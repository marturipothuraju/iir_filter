==> flow/design.v <==
`timescale 1ns / 1ps
module Delay_element(D,clk,q);
input [0:31] D;
input clk;
output reg [0:31] q;
always @(posedge clk)
begin
q<=D;
end
endmodule
`timescale 1ns / 1ps
module IIR_Main(x_n,y_n,clk,div_factor);
input [0:31]x_n;
output [0:31] y_n;
output [0:31] div_factor;
assign div_factor=100000;
wire w2;
input clk;
wire [0:31] w;
reg [0:31] x1=32'b0;
feedforward z1 (.in(x_n),.out(w),.clk(clk));
always @(w) x1=w;
feedback z2 (.in(x1),.out(y_n),.clk(clk));
endmodule
`timescale 1ns / 1ps
module feedback(in,out,clk);
input [0:31] in;
input clk;
output reg [0:31] out=32'b0;
reg [0:31] a1,a2,a3,a4;
initial begin
a1=22290;
a2=-21831;
a3=9770;
a4=-1713;
end
reg [0:31] c4= 32'b0,c5= 32'b0,c6= 32'b0,c7= 32'b0;
wire [0:31] d,e,f,g,w;
Delay_element x1 (.D(out),.clk(clk),.q(d));
Delay_element x2 (.D(d),.clk(clk),.q(e));
Delay_element x3 (.D(e),.clk(clk),.q(f));
Delay_element x4 (.D(f),.clk(clk),.q(g));
always @ (d) c4=d;
always @ (e) c5=e;
always @ (f) c6=f;
always @ (g) c7=g;
assign w=(c4*a1)+(c5*a2)+(c6*a3)+(c7*a4)+in;
always @(w)
begin
if (w==31'bz)
out=in;
else
out=w;
end
endmodule
`timescale 1ns / 1ps
module feedforward(in,out,clk);
input [0:31] in;
input clk;
output reg [0:31] out;
reg [0:31] b1,b2,b3;
initial begin
b1=2240;
b2=5440;
b3=9400;
end
wire [0:31] a,b,c,w;
reg [0:31] c1= 32'b0,c2= 32'b0,c3= 32'b0;
Delay_element x1 (.D(in),.clk(clk),.q(a));
Delay_element x2 (.D(a),.clk(clk),.q(b));
Delay_element x3 (.D(b),.clk(clk),.q(c));
always @ (a) c1=a;
always @ (b) c2=b;
always @ (c) c3=c;
assign w=(c1*b1)+(c2*b2)+(c3*b3);
always @(w)
begin
if (w==31'bz)
out=31'b0;
else
out=w;
end
endmodule
* Step by step through the tools: IIR_Main *
The steps from the RTL of IIR_Main to its reports follow in flow order.
Lines are those of the file above, counted from 1.
Operators: Yosys type, input widths -> output width; for muxes data width and select width s.
Library cell names are shortened.
A cell with -- has no value.

set-up
  top = IIR_Main
  clock = clk
  standard-cell library = sky130hd
  library corner = tt_025C_1v80

* After elaboration *
Yosys after proc, flatten, opt, wreduce and memory -nomap, before mapping. Enables and synchronous resets that opt folds into registers are not counted as muxes. Memory bits, and registers merged into a memory's read port (data or address), are not among the register bits. Print and check cells are not counted. Equal cells are merged and count once.

bit counts
  register bits after elaboration = 224
  word-level cells = 24
  input port bits = 33
  output and inout port bits = 64

operators by class
  multiplexer cells = 2
  equal/unequal tests = 2
  add/sub/neg operators = 6
  multipliers = 7

operators by type and width
  cell                    number
  $mul 32x16->32 const B  1
  $mul 32x14->31 const B  1
  $mul 32x13->31 const B  1
  $mul 32x12->32 const B  1
  $mul 32x11->29 const B  1
  $mul 32x7->26 const B   1
  $add 32x32->32          6
  $mul 32x6->26 const B   1
  $eq 32x31->1 const B    2
  $mux 32                 2

* Depth *
Longest topological path by Yosys (ltp), each cell counted once; first at word level (registers and memories cut), then after technology mapping (sequential cells cut; the memories' decode and read muxes count).

logic depth
  depth in word-level cells = 8
  ABC_AREA = 0
  gate-level depth with buffers = 60
  mapped depth without buffers = 56

* Synthesis result *
Source: synth_stat.txt of the flow (Yosys; design flattened, memories mapped). It holds for the ABC_AREA given above (unset counts as 0); a run with the other value may have another netlist.

cell types
  cell type  number  total area (sq um)
  fa_1       754     1.51E+04
  ha_1       789     9.87E+03
  inv_1      1420    5.33E+03
  dfxtp_1    215     4.3E+03
  xnor2_1    190     1.66E+03
  a21oi_1    118     590.566
  xor2_1     56      490.47
  a21o_1     55      412.896
  nor2_1     93      349.085
  o21ai_0    68      340.326
  buf_4      34      255.245
  nand2_1    48      180.173
  o21bai_1   24      180.173
  nand2b_1   27      168.912
  nor2b_1    24      150.144
  o21a_1     20      150.144
  o22ai_1    19      118.864
  nand3_1    23      115.11

Other cell types: 54; their cells: 181.

mapped netlist
  mapped flip-flops = 215
  chip area (Yosys) = 0.0411782 sq mm
  buffers = 42
  mapped cells = 4158
  sequential part of the area = 0.0043041 sq mm

The figures by module come from a second, unflattened synthesis with its own total; it is not the netlist above.

unflattened totals
  cell total of the unflattened synthesis = 4298
  area (unflattened synthesis) = 0.0421392 sq mm

Rows give one instance, submodules left out.

by module
  module         times used  cells  sequential area (sq mm)  area (sq mm)
  feedback       1           2709   0                        0.0259762
  feedforward    1           1331   0                        0.011431
  Delay_element  7           32     0.0006406                0.0006406
  IIR_Main       1           34     0                        0.0002477

* Path before layout *
OpenSTA on the mapped netlist: ideal clock, no wires. The path of least setup slack (recovery checks aside). Input and output delay are each 20% of the period. Register names are those of the netlist, which keeps one name where synthesis merged equal registers.

path post-synthesis
  path type = register to output
  start = reg z1.x3.q[24]
  end = out y_n[21]
  buffers on the path = 2
  required time = 14.480 ns
  arrival = 13.511 ns
  setup slack = 0.969 ns
  output delay = 3.620 ns
  driving pins on the path = 58
  period = 18.1 ns
  delay of the path = 13.511 ns
  time at the first pin = 0.000 ns
  synthesis period reached = 17.131 ns

"delay of the path" = arrival - input delay + setup time.
A path that ends at an output port has no setup time.
"driving pins on the path": output pins that drive a net of the path, with the launching flip-flop's if there is one; two outputs of one cell count as two.
"synthesis period reached" is the clock period less the worst setup slack; recovery checks do not enter. This is arithmetic on one report: input and output delays are still those of the set period (20% each).
The rows between start and end are the longest chain of elaborated cells between them; the timing report does not say that the signal goes this way. Where chains are equally long, one stands for them.
A line is the first line of the expression or statement that the cell stems from. Yosys adds cells for indexed reads and writes and turns some case tables into memories.

on the way, post-synthesis
  cell sequence = dfxtp_1 > ha_1 > ha_1 > inv_1 > fa_1 > inv_1 > fa_1 > inv_1 > fa_1 > inv_1 > ha_1 > and3_1 > a21oi_1 > o311ai_0 > o31a_1 > a31o_2 > a21oi_1 > a31oi_1 > [22 not listed] > fa_1 > inv_1 > fa_1 > inv_1 > fa_1 > inv_1 > ha_1 > a21o_1 > a21oi_1 > nand2b_1 > a31oi_2 > a2111oi_1 > or4_1 > a32oi_1 > xnor2_1 > xnor2_4 > mux2_2 > o21ai_0
  cells in the longest elaborated chain = 7
  elaborated cells on any way between the ends = 7
  RTL lines with such cells = 4
  classes of those cells = add/sub: 2; mul: 1; eq/ne: 2; mux: 2

ends and longest elaborated chain, post-synthesis
  what            line  source
  from (decl)     5     output reg [0:31] q;
  from (assign)   8     q<=D;
  $mul 32x11->29  75    assign w=(c1*b1)+(c2*b2)+(c3*b3);
  $add 32x32->32  75
  $eq 32x31->1    78    if (w==31'bz)
  $mux 32         78
  $add 32x32->32  47    assign w=(c4*a1)+(c5*a2)+(c6*a3)+(c7*a4)+in;
  $eq 32x31->1    50    if (w==31'bz)
  $mux 32         50
  to (decl)       14    output [0:31] y_n;

* Path in the finished layout *
From the final timing report of run 1: the path of least setup slack in the routed layout; clock arrival at registers is part of the times.

path post-layout
  path type = register to output
  start = reg z1.x3.q[22]
  end = out y_n[28]
  required time = 15.12 ns
  buffers on the path = 12
  period = 18.9 ns
  driving pins on the path = 59
  arrival = 14.33 ns
  setup slack = 0.79 ns
  output delay = 3.78 ns
  time at the first pin = 0.59 ns

The rows between start and end are the longest chain of elaborated cells between them; the timing report does not say that the signal goes this way. Where chains are equally long, one stands for them.

on the way, post-layout
  cell sequence = dfxtp_4 > ha_4 > ha_4 > inv_2 > fa_1 > inv_2 > fa_1 > inv_2 > fa_1 > inv_2 > ha_4 > buf_4 > nand2_1 > o31ai_2 > a31o_2 > buf_4 > xor2_2 > fa_1 > [23 not listed] > fa_1 > ha_4 > a21oi_2 > nand2b_4 > a31oi_4 > a2111oi_4 > or4_4 > a32oi_2 > xnor2_2 > xnor2_4 > buf_12 > buf_12 > xnor2_4 > buf_6 > buf_6 > buf_6 > a22o_1 > buf_2
  cells in the longest elaborated chain = 7
  elaborated cells on any way between the ends = 7
  RTL lines with such cells = 4
  classes of those cells = add/sub: 2; mul: 1; eq/ne: 2; mux: 2

ends and longest elaborated chain, post-layout
  what            line  source
  from (decl)     5     output reg [0:31] q;
  from (assign)   8     q<=D;
  $mul 32x11->29  75    assign w=(c1*b1)+(c2*b2)+(c3*b3);
  $add 32x32->32  75
  $eq 32x31->1    78    if (w==31'bz)
  $mux 32         78
  $add 32x32->32  47    assign w=(c4*a1)+(c5*a2)+(c6*a3)+(c7*a4)+in;
  $eq 32x31->1    50    if (w==31'bz)
  $mux 32         50
  to (decl)       14    output [0:31] y_n;

Subject: IIR_Main on sky130hd, stored results

Hello all,

Measured data: module IIR_Main, platform sky130hd, 2 stored runs of the flow under differing settings, order arbitrary. Input and output delays are each 20% of the period that was set; the output load is 0.01 pF.
"achieved period": clock period set for the run, less the worst setup slack. It is reckoned from that one timing run; input and output delays stay at 20% of the period that was set.
"allowed time less slack (worst setup path)" = time allowed to the worst setup path (clock period - input delay - output delay, where it has them) - its slack; a late launch clock adds to it, a late capture clock takes from it.
Settings: - = not set for that run.

setting or result                                run 1               run 2
period_ns                                        18.9                17.4
SETUP_SLACK_MARGIN                               4.48                2.64
CAP_MARGIN                                       20                  20
CORE_MARGIN                                      2                   2
CORE_UTILIZATION                                 40                  53
SLEW_MARGIN                                      20                  5
CORE_ASPECT_RATIO                                -                   0.92
CELL_PAD_IN_SITES_GLOBAL_PLACEMENT               -                   1
CELL_PAD_IN_SITES_DETAIL_PLACEMENT               -                   1
GPL_TIMING_DRIVEN                                -                   0
GPL_ROUTABILITY_DRIVEN                           -                   1
CTS_CLUSTER_SIZE                                 -                   76
MIN_ROUTING_LAYER                                -                   met1
MAX_ROUTING_LAYER                                -                   met5
standard-cell area after routing (sq mm)         0.04695             0.0465434
cell area after synthesis (sq mm)                0.0411782           0.0411782
setup slack of the worst path (ns)               0.791               -1.070
worst hold slack in the final report (ns)        0.325               0.329
total negative slack on setup checks (ns)        0.000               -29.343
final utilization                                0.461               0.602
die size (sq mm)                                 0.105528            0.0799425
achieved period (ns)                             18.109              18.470
allowed time less slack (worst setup path) (ns)  14.33               14.99
worst setup path kind                            register to output  register to output

Thanks
