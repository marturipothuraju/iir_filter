==> flow/design.v <==
`timescale 1ns / 1ps
module Delay_element(D,clk,q);
input [0:31] D;
input clk;
output reg [0:31] q;
always @(posedge clk)
begin
q<=D;
end
endmodule
`timescale 1ns / 1ps
module shift_reg(in,out,clk);
input [0:16] in;
input clk;
output [0:16]out;
wire [0:16] a,b,c;
Delay_element x1 (.D(in),.clk(clk),.q(a));
Delay_element x2 (.D(a),.clk(clk),.q(b));
Delay_element x3 (.D(b),.clk(clk),.q(c));
Delay_element x4 (.D(c),.clk(clk),.q(out));
endmodule
* Reports on shift_reg *
What the tools print for shift_reg, step after step.
Line numbers count from 1 in the design file above.
Cell names lack the library's common part.
The mark - stands for no value.

inputs
  top = shift_reg
  clock = clk
  cell library = sky130hd
  corner = tt_025C_1v80

* Word-level counts *
Yosys after proc, flatten, opt, wreduce and memory -nomap, before mapping. Enables and synchronous resets that opt folds into registers are not counted as muxes. Memory bits, and registers merged into a memory's read port (data or address), are not among the register bits. Print and check cells are not counted. Equal cells are merged and count once.

word-level totals
  register bits after elaboration = 68
  input bits = 18
  output and inout bits = 17
  cells after elaboration = 4

* Depth *
Depth = most cells in a row (Yosys ltp): at word level without a register or memory, in the mapped netlist without a sequential cell, where the memories' decode and read muxes count.

depth
  depth after elaboration = 0
  ABC_AREA = 1
  gate-level depth with buffers = 0
  mapped depth without buffers = 0

* After synthesis *
Yosys stat after the flow's synthesis: flattened, memories mapped to cells. It holds for the ABC_AREA given above (unset counts as 0); a run with the other value may have another netlist.

cell types
  cell type  number  area in all (um^2)
  dfxtp_1    68      1.36E+03

synthesis totals
  cells in the netlist = 68
  cell area after synthesis = 1361.3 um^2
  area of sequential cells = 1361.3 um^2
  flip-flops = 68
  buffer cells = 0

* Timing after synthesis *
OpenSTA on the mapped netlist: ideal clock, no wires. The path of least setup slack (recovery checks aside). Input and output delay are each 20% of the period. Register names are those of the netlist, which keeps one name where synthesis merged equal registers.

path post-synthesis
  path kind = reg-to-output
  start = register x4.q[15]
  end = output port out[0]
  clock period = 0.605 ns
  external output delay = 0.121 ns
  time at the first pin = 0.000 ns
  arrival = 0.331 ns
  data required time = 0.484 ns
  path slack = 0.153 ns
  delay of the path = 0.331 ns
  stages on the path = 1
  path buffers = 0
  synthesis period reached = 0.452 ns

"delay of the path" = arrival - input delay + setup time.
A path that ends at an output port has no setup time.
"stages on the path" counts driving pins, that of a launching flip-flop among them; a cell with two outputs on the path counts twice.
"synthesis period reached" is the clock period less the worst setup slack; recovery checks do not enter. This is arithmetic on one report: input and output delays are still those of the set period (20% each).

between the ends, post-synthesis
  path through = dfxtp_1
  cells in the longest elaborated chain = 0
  elaborated cells between the ends (all ways) = 0
  source lines of those cells = 0

ends and longest elaborated chain, post-synthesis
  element        RTL line  RTL
  from (decl)    5         output reg [0:31] q;
  from (assign)  8         q<=D;
  to (decl)      15        output [0:16]out;

* Worst path after layout *
From the final timing report of stored run 2: the path of least setup slack in the routed layout; clock arrival at registers is part of the times.

path post-layout
  path kind = reg-to-output
  start = register x4.q[30]
  end = output port out[15]
  clock period = 0.524 ns
  external output delay = 0.10 ns
  time at the first pin = 0.31 ns
  arrival = 0.75 ns
  data required time = 0.42 ns
  path slack = -0.34 ns
  stages on the path = 2
  path buffers = 1

between the ends, post-layout
  path through = dfxtp_1 > buf_2
  cells in the longest elaborated chain = 0
  elaborated cells between the ends (all ways) = 0
  source lines of those cells = 0

ends and longest elaborated chain, post-layout
  element        RTL line  RTL
  from (decl)    5         output reg [0:31] q;
  from (assign)  8         q<=D;
  to (decl)      15        output [0:16]out;

Ticket comment

Top module shift_reg; platform sky130hd; tools Yosys and OpenROAD; 2 stored runs in no particular order. Input and output delays are each 20% of the period that was set; the output load is 0.01 pF.
"period reached" = clock period - worst setup slack. The figure is calculated, with input and output delays left at 20% of the set period.
"critical setup path time" = time allowed to the worst setup path (clock period - input delay - output delay, where it has them) - its slack; a late launch clock adds to it, a late capture clock takes from it.
By "total power of the final layout" is meant OpenSTA's value without simulated activity: inputs other than the clock are taken to toggle once in ten clock periods, and the tool carries that through the logic.
A setting shown as - is not set for that run.
Results: - = not shown.

setting or result                        stored run 1  stored run 2
period_ns                                0.648         0.524
CORE_UTILIZATION                         71            40
PLACE_DENSITY_LB_ADDON                   0.01          -
CELL_PAD_IN_SITES_GLOBAL_PLACEMENT       1             -
TNS_END_PERCENT                          65            -
ABC_AREA                                 0             1
GPL_ROUTABILITY_DRIVEN                   1             -
CTS_CLUSTER_DIAMETER                     300           -
CAP_MARGIN                               20            5
CORE_MARGIN                              2             10
SLEW_MARGIN                              20            20
PLACE_DENSITY                            -             0.83
CORE_ASPECT_RATIO                        -             1.71
CELL_PAD_IN_SITES_DETAIL_PLACEMENT       -             0
MAX_ROUTING_LAYER                        -             met4
period reached (ns)                      -             0.859
smallest setup slack (ns)                -             -0.335
mapped cell area after synthesis (um^2)  -             1361.3
total power of the final layout (W)      -             0.009201
critical setup path time (ns)            -             0.75
worst path kind                          -             reg-to-output
total die area (um^2)                    -             6221.0
standard-cell area after routing (um^2)  -             1863.0
total negative setup slack (ns)          -             -5.405

Stored run 1: no final report: placement broke off with FLW-0024
